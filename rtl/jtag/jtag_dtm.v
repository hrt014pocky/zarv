==> flow/design.v <==
module jtag_dtm (
    input rst_n ,
    input  TCK,
    input  TMS,
    input  TDI,
    output reg TDO
);
parameter DTM_TAP_REG_IDCODE = 5'b00001;
parameter DTM_TAP_REG_DTMCS  = 5'b10000;
parameter DTM_TAP_REG_DMI    = 5'b10001;
parameter DTM_TAP_REG_BYPASS = 5'b11111;
localparam TEXT_LOGIC_RESET = 4'h0;
localparam RUN_TEXT_IDLE    = 4'h1;
localparam SELECT_DR_SCAN   = 4'h2;
localparam CAPTURE_DR       = 4'h3;
localparam SHIFT_DR         = 4'h4;
localparam EXIT1_DR         = 4'h5;
localparam PASUE_DR         = 4'h6;
localparam EXIT2_DR         = 4'h7;
localparam UPDATE_DR        = 4'h8;
localparam SELECT_IR_SCAN   = 4'h9;
localparam CAPTURE_IR       = 4'hA;
localparam SHIFT_IR         = 4'hB;
localparam EXIT1_IR         = 4'hC;
localparam PASUE_IR         = 4'hD;
localparam EXIT2_IR         = 4'hE;
localparam UPDATE_IR        = 4'hF;
reg [ 4:0] ir_reg;
reg [39:0] shift_reg;
reg [31:0] idcode;
wire      dmi_hard_reset;
wire      dmi_rest;
reg [2:0] dtmcs_idle;
reg [5:0] dtmcs_abits;
reg [3:0] dtmcs_version;
wire [31:0] dtmcs;
reg [3:0] tap_state, next_state;
always @(posedge TCK or negedge rst_n) begin
    if(!rst_n) begin
        tap_state <= TEXT_LOGIC_RESET;
    end
    else begin
        tap_state <= next_state;
    end
end
always @(*) begin
    case (tap_state)
        TEXT_LOGIC_RESET : next_state = TMS ? TEXT_LOGIC_RESET  : RUN_TEXT_IDLE;
        RUN_TEXT_IDLE    : next_state = TMS ? SELECT_DR_SCAN    : RUN_TEXT_IDLE;
        SELECT_DR_SCAN   : next_state = TMS ? SELECT_IR_SCAN    : CAPTURE_DR;
        CAPTURE_DR       : next_state = TMS ? EXIT1_DR          : SHIFT_DR;
        SHIFT_DR         : next_state = TMS ? EXIT1_DR          : SHIFT_DR;
        EXIT1_DR         : next_state = TMS ? UPDATE_DR         : PASUE_DR;
        PASUE_DR         : next_state = TMS ? EXIT2_DR          : PASUE_DR;
        EXIT2_DR         : next_state = TMS ? UPDATE_DR         : SHIFT_DR;
        UPDATE_DR        : next_state = TMS ? SELECT_DR_SCAN    : RUN_TEXT_IDLE;
        SELECT_IR_SCAN   : next_state = TMS ? TEXT_LOGIC_RESET  : CAPTURE_IR;
        CAPTURE_IR       : next_state = TMS ? EXIT1_IR          : SHIFT_IR;
        SHIFT_IR         : next_state = TMS ? EXIT1_IR          : SHIFT_IR;
        EXIT1_IR         : next_state = TMS ? UPDATE_IR         : PASUE_IR;
        PASUE_IR         : next_state = TMS ? EXIT2_IR          : PASUE_IR;
        EXIT2_IR         : next_state = TMS ? UPDATE_IR         : SHIFT_IR;
        UPDATE_IR        : next_state = TMS ? SELECT_DR_SCAN    : RUN_TEXT_IDLE;
        default: begin
        end
    endcase
end
always @(posedge TCK) begin
    case (tap_state)
        CAPTURE_IR : begin
            shift_reg <= {35'd0, DTM_TAP_REG_IDCODE};
        end
        SHIFT_IR : begin
            shift_reg <= {35'd0, {TDI, shift_reg[4:1]}};
        end
        CAPTURE_DR: begin
            case (ir_reg)
                DTM_TAP_REG_IDCODE: shift_reg <= {8'd0, idcode};
                DTM_TAP_REG_DTMCS : shift_reg <= {8'd0, dtmcs};
                DTM_TAP_REG_DMI   : shift_reg <= 0;  
                DTM_TAP_REG_BYPASS: shift_reg <= 40'd0;
            endcase
        end
        SHIFT_DR:begin
            case (ir_reg)
                DTM_TAP_REG_IDCODE: shift_reg <= {8'd0, TDI, shift_reg[31:1]};
                DTM_TAP_REG_DTMCS : shift_reg <= {8'd0, TDI, shift_reg[31:1]};
                DTM_TAP_REG_DMI   : shift_reg <= 0;  
                DTM_TAP_REG_BYPASS: shift_reg <= 0;  
            endcase
        end
        default: begin
            shift_reg <= shift_reg;
        end
    endcase
end
always @(posedge TCK) begin
    if(tap_state == TEXT_LOGIC_RESET) begin
        ir_reg <= DTM_TAP_REG_IDCODE;
    end
    else if(tap_state == UPDATE_IR) begin
        ir_reg <= shift_reg[4:0];
    end
end
always @(posedge TCK) begin
    if(tap_state == SHIFT_IR) begin
        TDO <= shift_reg[0];
    end
    else if(tap_state == SHIFT_DR) begin
        TDO <= shift_reg[0];
    end
    else begin
        TDO <= 1'd0;
    end
end
endmodule
---- From RTL to reports: jtag_dtm ----
Tool output for the design above, in the order of the flow.
Line numbers count from 1 in the design file above.
Operators carry their Yosys type and port widths (W data, S select, Z words).
Cell names lack the library's common part.
A cell with n/a has no value.
design
  design top .............................. jtag_dtm
  clock ................................... TCK
  standard-cell library ................... sky130hd
  library corner .......................... tt_025C_1v80

---- After elaboration ----
Counts by Yosys on the flattened word-level netlist (proc, flatten, opt, wreduce; memories kept). Register bits leave out memories and registers merged into their read ports (data or address). Print and check cells are left out.
word-level totals
  bits of input ports ..................... 4
  elaborated cells ........................ 51
  bits in registers ....................... 42
  output and inout bits ................... 1
cells by class
  equality and inequality tests ........... 21
  multiplexer cells ....................... 18
  reductions and logical operators ........ 8
operators by type and width
  cell                  number
  $pmux W32 S4          1
  $pmux W32 S3          1
  $pmux W32 S2          1
  $pmux W4 S12          1
  $eq A4 B4 Y1 const B  8
  $eq A4 B3 Y1 const B  4
  $mux W4               4
  $eq A5 B5 Y1 const B  3
  $reduce_or A2 Y1      4
  $eq A4 B2 Y1 const B  2
  $mux W3               2
  $mux W2               3
  $eq A5 B1 Y1 const B  1
  $mux W1               5
  $eq A4 B1 Y1 const B  1
  $ne A4 B4 Y1 const B  1
  $logic_not A4 Y1      1
  $reduce_bool A4 Y1    1
  $ne A3 B3 Y1 const B  1
  $reduce_and A3 Y1     1
  $reduce_or A3 Y1      1

---- Depth ----
Yosys ltp: most cells in a row. Word level: on the elaborated netlist, between registers, memories and ports. Mapped: between sequential cells and ports; inverters and the memories' decode and read muxes count.
depth
  depth after elaboration ................. 4
  ABC_AREA ................................ 0
  depth in mapped cells ................... 5
  mapped depth without buffers ............ 3

---- Netlist ----
The flow's flattened synthesis, as Yosys stat reports it; memories are mapped. The netlist is that of the ABC_AREA named above (0 if unset); the other value can give another one.
Totals and module areas in this step are rounded.
synthesis totals
  buffers ................................. 10
  cell area after synthesis ............... 0.00203 mm2
  flip-flops .............................. 54
  cell count .............................. 146
cell types
  cell type  number
  edfxtp_1   32
  dfrtp_1    15
  and3_1     27
  dfxtp_1    6
  nor2_1     17
  mux2i_1    4
  clkbuf_1   8
  o21a_1     4
  dfstp_2    1
  nor2b_1    4
  buf_6      2
  o21ai_0    4
  and2_1     3
  nand2_1    4
  mux2_2     1
  o32a_2     1
  or3_4      1
  a32o_1     1
Other cell types: 11; their cells: 11.

---- Path before layout ----
OpenSTA on the mapped netlist: ideal clock, no wires. The path of least setup slack (recovery checks aside). Input and output delay are each 20% of the period. Register names are those of the netlist, which keeps one name where synthesis merged equal registers.
timing after synthesis
  path type ............................... reg-to-reg
  from .................................... reg tap_state
  to ...................................... reg shift_reg[0]
  data arrival time ....................... 1.677 ns
  buffers on the path ..................... 1
  time at the first pin ................... 0.000 ns
  stages on the path ...................... 5
  delay of the path ....................... 2.066 ns
  required time ........................... 1.621 ns
  period .................................. 2.01 ns
  slack ................................... -0.056 ns
  library setup time ...................... 0.389 ns
  period reached after synthesis .......... 2.066 ns
"delay of the path" = arrival - input delay + setup time.
"stages on the path": output pins that drive a net of the path, with the launching flip-flop's if there is one; two outputs of one cell count as two.
"period reached after synthesis" = period - worst setup slack (recovery checks aside). The figure is calculated, with input and output delays left at 20% of the set period.
An end named without its bit number is one bit of that signal or, where synthesis recoded a state register, one of its new flip-flops.
At most two assigning lines are given for a register; there are more.
on the way, after synthesis
  cell sequence ........................... dfrtp_1 clkbuf_1 nor2_1 o32a_2 nand2_1
ends and longest elaborated chain, after synthesis
  what             RTL line  RTL
  start, declared  37        reg [3:0] tap_state, next_state;
  start, assigned  40        tap_state <= TEXT_LOGIC_RESET;
  start, assigned  43        tap_state <= next_state;
  end, assigned    71        shift_reg <= {35'd0, DTM_TAP_REG_IDCODE};
  end, assigned    74        shift_reg <= {35'd0, {TDI, shift_reg[4:1]}};
Chain of elaborated cells between the ends: none given.

---- Path in the finished layout ----
From the final timing report of run 1: the path of least setup slack in the routed layout; clock arrival at registers is part of the times.
timing after layout
  path type ............................... reg-to-reg
  from .................................... reg tap_state
  to ...................................... reg shift_reg[7]
  buffers on the path ..................... 1
  slack ................................... 1.42 ns
  required time ........................... 3.76 ns
  library setup time ...................... 0.33 ns
  time at the first pin ................... 0.29 ns
  period .................................. 3.8 ns
  stages on the path ...................... 5
  data arrival time ....................... 2.34 ns
An end named without its bit number is one bit of that signal or, where synthesis recoded a state register, one of its new flip-flops.
At most two assigning lines are given for a register; there are more.
on the way, after layout
  cell sequence ........................... dfrtp_1 nor2_1 o32a_2 nand2_1 buf_4
ends and longest elaborated chain, after layout
  what             RTL line  RTL
  start, declared  37        reg [3:0] tap_state, next_state;
  start, assigned  40        tap_state <= TEXT_LOGIC_RESET;
  start, assigned  43        tap_state <= next_state;
  end, assigned    71        shift_reg <= {35'd0, DTM_TAP_REG_IDCODE};
  end, assigned    74        shift_reg <= {35'd0, {TDI, shift_reg[4:1]}};
Chain of elaborated cells between the ends: none given.

Hand-over note for jtag_dtm

Measured data: module jtag_dtm, platform sky130hd, 2 stored runs of the flow under differing settings, order arbitrary. Input and output delays are each 20% of the period that was set; the output load is 0.01 pF.
"period reached": clock period set for the run, less the worst setup slack. It is reckoned from that one timing run; input and output delays stay at 20% of the period that was set.
"critical setup path time": the worst setup path's part of the clock period (all of it between registers, 20% less for each end at a port) less its slack. A launch clock that arrives late makes it longer, a capture clock that arrives late makes it shorter.
"total power of the final layout" rests on the timing tool's default activity at the inputs, not on a simulated workload.
The results are shown rounded.

======== run 1 ========
==> flow/run.sh <==
#!/bin/bash
# the make line also repeats the synthesis and layout settings of config.mk as NAME=value (left out here)
make -C /OpenROAD-flow-scripts/flow DESIGN_CONFIG=/design/flow/config.mk WORK_HOME=/design/flow/orfs CLKGATE_MAP_FILE= finish
==> flow/config.mk <==
export PLATFORM = sky130hd
export DESIGN_NAME = jtag_dtm
export DESIGN_NICKNAME = jtag_dtm
export VERILOG_FILES = /design/flow/design.v
export SDC_FILE = /design/flow/constraint.sdc
export NUM_CORES = 4
export LEC_CHECK = 0
export CAP_MARGIN = 20
export CELL_PAD_IN_SITES_DETAIL_PLACEMENT = 0
export CELL_PAD_IN_SITES_GLOBAL_PLACEMENT = 1
export CORE_ASPECT_RATIO = 0.54
export CORE_MARGIN = 7
export CORE_UTILIZATION = 45
export CTS_CLUSTER_DIAMETER = 134
export CTS_CLUSTER_SIZE = 12
export MIN_ROUTING_LAYER = met2
export PLACE_DENSITY_LB_ADDON = 0.28
export SETUP_SLACK_MARGIN = 0.31
export SLEW_MARGIN = 20
==> flow/constraint.sdc <==
create_clock -name core_clock -period 3.8 [get_ports {TCK}]
set_input_delay 0.7600 -clock core_clock [delete_from_list [all_inputs] [get_ports {TCK}]]
set_output_delay 0.7600 -clock core_clock [all_outputs]
set_load 0.01 [all_outputs]

-------- measured, run 1 --------
  worst hold slack in the final report .... 0.486 ns
  mapped cell area after synthesis ........ 0.00203 mm2
  total power of the final layout ......... 1290 µW
  period reached .......................... 2.378 ns
  setup total negative slack .............. 0.000 ns
  worst slack on setup checks ............. 1.42 ns
  total die area .......................... 0.00668 mm2
  standard-cell area after routing ........ 0.00221 mm2
  critical setup path time ................ 2.38 ns
  critical path kind ...................... reg-to-reg

======== run 2 ========
==> flow/run.sh <==
#!/bin/bash
# the make line also repeats the synthesis and layout settings of config.mk as NAME=value (left out here)
make -C /OpenROAD-flow-scripts/flow DESIGN_CONFIG=/design/flow/config.mk WORK_HOME=/design/flow/orfs CLKGATE_MAP_FILE= finish
==> flow/config.mk <==
export PLATFORM = sky130hd
export DESIGN_NAME = jtag_dtm
export DESIGN_NICKNAME = jtag_dtm
export VERILOG_FILES = /design/flow/design.v
export SDC_FILE = /design/flow/constraint.sdc
export NUM_CORES = 4
export LEC_CHECK = 0
export CAP_MARGIN = 20
export CORE_MARGIN = 2
export CORE_UTILIZATION = 27
export SLEW_MARGIN = 20
==> flow/constraint.sdc <==
create_clock -name core_clock -period 2.26 [get_ports {TCK}]
set_input_delay 0.4520 -clock core_clock [delete_from_list [all_inputs] [get_ports {TCK}]]
set_output_delay 0.4520 -clock core_clock [all_outputs]
set_load 0.01 [all_outputs]

-------- measured, run 2 --------
  worst hold slack in the final report .... 0.491 ns
  mapped cell area after synthesis ........ 0.00203 mm2
  total power of the final layout ......... 2080 µW
  period reached .......................... 1.750 ns
  setup total negative slack .............. 0.000 ns
  worst slack on setup checks ............. 0.510 ns
  total die area .......................... 0.00823 mm2
  standard-cell area after routing ........ 0.00226 mm2
  critical setup path time ................ 1.75 ns
  critical path kind ...................... reg-to-reg

End of note.
